==> flow/design.v <==
module freq_counter (
    input   wire            i_clk,       
    input   wire            i_res_n,
    input   wire            i_pps,       
    output  wire    [27:0]  o_freq
    );
    reg [2:0]   r_sync_ff;
    wire        w_pps_posedge = (r_sync_ff[2:1] == 2'b01);
    always @(posedge i_clk or negedge i_res_n) begin
        if (~i_res_n) begin
            r_sync_ff[2:0] <= 3'b000;
        end else begin
            r_sync_ff[2:0] <= {r_sync_ff[1:0], i_pps};
        end
    end
    reg [27:0]  r_cnt_100m;
    reg [27:0]  r_freq;
    always @(posedge i_clk or negedge i_res_n) begin
        if (~i_res_n) begin
            r_cnt_100m[27:0] <= 28'd0;
            r_freq[27:0] <= 28'd0;
        end else if (w_pps_posedge) begin
            r_cnt_100m[27:0] <= 28'd0;
            r_freq[27:0] <= r_cnt_100m[27:0] + 28'd1;
        end else begin
            r_cnt_100m[27:0] <= r_cnt_100m[27:0] + 28'd1;
        end
    end
    assign o_freq[27:0] = r_freq[27:0];
endmodule
# Step by step through the tools: freq_counter
# The steps from the RTL of freq_counter to its reports follow in flow order.
# Lines are those of the file above, counted from 1.
# Library cell names are shortened.
# A cell with n/a has no value.
[design]
top = "freq_counter"
clk_port = "i_clk"
lib = "sky130hd"
lib_corner = "tt_025C_1v80"

# Word level
# Source: Yosys, flattened and elaborated, memories not mapped. Widths are those after wreduce; folded enables and synchronous resets count as part of the registers. Registers that Yosys merges into a memory's read port (data or address) are not register bits. Print and check cells do not count. Equal cells are merged and count once.
[classes]
add_sub_neg = 1
equal = 1
mux = 1
[op_table]
columns = ["operator", "n"]
rows = [
  ["adder 28 x 1 -> 28 bit with constant B", 1],
  ["2-to-1 mux 28 bit", 1],
  ["== test 2 x 1 -> 1 bit with constant B", 1],
]
[word_totals]
regBits = 59
inputBits = 3
out_inout_bits = 28
wordCells = 6

# Longest topological paths
# Yosys ltp: most cells in a row. Word level: on the elaborated netlist, between registers, memories and ports. Mapped: between sequential cells and ports; inverters and the memories' decode and read muxes count.
[logic_depth]
ltp_word = 2
abc_area = 0
depth_mapped = 7
ltp_nobuf = 5

# Synthesis result
# Source: synth_stat.txt of the flow (Yosys; design flattened, memories mapped). It holds for the ABC_AREA given above (unset counts as 0); a run with the other value may have another netlist.
[mapped]
stdcells = 243
synth_area_um2 = 2514.9
sequential_area_um2 = 1476.4
ffs = 59
buffers = 12
[types]
columns = ["type", "n", "area_total_um2"]
rows = [
  ["dfrtp_1", 59, 1.48E+03],
  ["nor2_1", 42, 157.651],
  ["a21oi_1", 26, 130.125],
  ["a31oi_1", 12, 75.072],
  ["nand3_1", 13, 65.062],
  ["xnor2_1", 7, 61.309],
  ["xor2_1", 7, 61.309],
  ["nand4_1", 7, 43.792],
  ["or3_1", 7, 43.792],
  ["clkbuf_1", 10, 37.536],
  ["o31ai_1", 5, 37.536],
  ["or4_1", 5, 37.536],
  ["nor4_1", 5, 31.28],
  ["o21ai_0", 6, 30.029],
  ["nand2_1", 7, 26.275],
  ["or4_4", 2, 22.522],
  ["and3_1", 3, 18.768],
  ["and4_1", 2, 17.517],
]
# Other cell types: 14; their cells: 18.

# Timing after synthesis
# Source: OpenSTA report_checks on the synthesized netlist (no wires, ideal clock, input and output delay 20% of the period each), path of least setup slack; recovery checks are left aside. Register names are those of the netlist, which keeps one name where synthesis merged equal registers.
[synth_timing]
path_kind = "register -> register"
startpoint = "register r_cnt_100m[0]"
endpoint = "register r_freq[22]"
clock_period_ns = 1.98
setup_time_ns = 0.082
launch_ns = 0.000
arrival_time_ns = 1.834
t_required_ns = 1.898
path_slack_ns = 0.065
path_delay_ns = 1.916
stages = 8
n_path_buf = 2
period_less_setup_slack_ns = 1.915
# "path_delay_ns" is the arrival time less input delay plus setup time.
# "stages": output pins that drive a net of the path, with the launching flip-flop's if there is one; two outputs of one cell count as two.
# "period_less_setup_slack_ns" = period - worst setup slack (recovery checks aside). The figure is calculated, with input and output delays left at 20% of the set period.
# Between the ends stands the longest chain of elaborated cells between them, by number of cells; it is not shown to be the way that was timed. Of several equally long chains one is given.
# A line is the first line of the expression or statement that the cell stems from. Yosys adds cells for indexed reads and writes and turns some case tables into memories.
# A register here has more assigning lines than the two given.
[synth_between]
cell_sequence = "dfrtp_1 ha_1 and3_1 clkbuf_1 nand3_1 clkbuf_1 or4_1 a31oi_1"
elab_chain_len = 1
cone_cells = 1
classes_between = "add/sub (1)"
[synth_rtl]
columns = ["item", "line", "text"]
rows = [
  ["start, declared", 16, "reg [27:0]  r_cnt_100m;"],
  ["start, assigned", 20, "r_cnt_100m[27:0] <= 28'd0;"],
  ["start, assigned", 26, "r_cnt_100m[27:0] <= r_cnt_100m[27:0] + 28'd1;"],
  ["adder 28 x 1 -> 28 bit", 24, "r_freq[27:0] <= r_cnt_100m[27:0] + 28'd1;"],
  ["end, assigned", 21, "r_freq[27:0] <= 28'd0;"],
  ["end, assigned", 24, ""],
  ["end, declared", 17, "reg [27:0]  r_freq;"],
]

# Worst path after layout
# From the final timing report of run A: the path of least setup slack in the routed layout; clock arrival at registers is part of the times.
[layout_timing]
path_kind = "register -> register"
startpoint = "register r_cnt_100m[1]"
endpoint = "register r_cnt_100m[25]"
clock_period_ns = 2.08
setup_time_ns = 0.08
launch_ns = 0.34
arrival_time_ns = 2.18
t_required_ns = 2.33
path_slack_ns = 0.16
stages = 6
n_path_buf = 1
# Between the ends stands the longest chain of elaborated cells between them, by number of cells; it is not shown to be the way that was timed. Of several equally long chains one is given.
# A register here has more assigning lines than the two given.
[layout_between]
cell_sequence = "dfrtp_1 buf_4 nand4_1 or4_4 or4_4 a21oi_1"
elab_chain_len = 2
cone_cells = 2
classes_between = "add/sub (1); mux (1)"
[layout_rtl]
columns = ["item", "line", "text"]
rows = [
  ["start, declared", 16, "reg [27:0]  r_cnt_100m;"],
  ["start, assigned", 20, "r_cnt_100m[27:0] <= 28'd0;"],
  ["start, assigned", 26, "r_cnt_100m[27:0] <= r_cnt_100m[27:0] + 28'd1;"],
  ["adder 28 x 1 -> 28 bit", 26, ""],
  ["2-to-1 mux 28 bit", 22, "end else if (w_pps_posedge) begin"],
  ["end, assigned", 23, "r_cnt_100m[27:0] <= 28'd0;"],
  ["end, assigned", 26, ""],
  ["end, declared", 16, ""],
]

# Top module freq_counter; platform sky130hd; tools Yosys and OpenROAD; 2 stored runs in no particular order. Input and output delays are each 20% of the period that was set; the output load is 0.01 pF.
# "period_less_ws_ns" = clock period - worst setup slack. The figure is calculated, with input and output delays left at 20% of the set period.
# "worstPathTime_ns" means the part of the period allowed to the worst setup path (the constraints hold back 20% at inputs and 20% at outputs) less its slack; where the path has registers, the arrival times of their clocks count too.
# "fin_power_uw" is the tool's figure for a default switching activity; nothing was simulated.

[[run]]
name = "run A"
[run.settings]
period_ns = 2.08
CORE_UTILIZATION = 29
SETUP_SLACK_MARGIN = 0.16
PLACE_DENSITY_LB_ADDON = 0.25
CORE_ASPECT_RATIO = 0.58
CELL_PAD_IN_SITES_DETAIL_PLACEMENT = 1
GPL_TIMING_DRIVEN = 0
GPL_ROUTABILITY_DRIVEN = 1
CTS_CLUSTER_DIAMETER = 302
CAP_MARGIN = 10
MIN_ROUTING_LAYER = "met2"
CORE_MARGIN = 2
SLEW_MARGIN = 20
[run.results]
ws_setup_ns = 0.155
worstPathTime_ns = 1.92
worst_path_kind = "register -> register"
fin_power_uw = 3207
post_route_stdcell_area_um2 = 3489.6
design_die_area_um2 = 9460.9
synth_area_um2 = 2514.9
period_less_ws_ns = 1.925
tns_setup_ns = 0.000
finalUtil_frac = 0.421

[[run]]
name = "run B"
[run.settings]
period_ns = 2.23
CAP_MARGIN = 20
CORE_MARGIN = 2
CORE_UTILIZATION = 40
SLEW_MARGIN = 20
[run.results]
finalUtil_frac = 0.524
ws_setup_ns = 0.266
post_route_stdcell_area_um2 = 3140.5
tns_setup_ns = 0.000
fin_power_uw = 2710
worstPathTime_ns = 1.96
worst_path_kind = "register -> register"
design_die_area_um2 = 6937.2
period_less_ws_ns = 1.964
synth_area_um2 = 2514.9
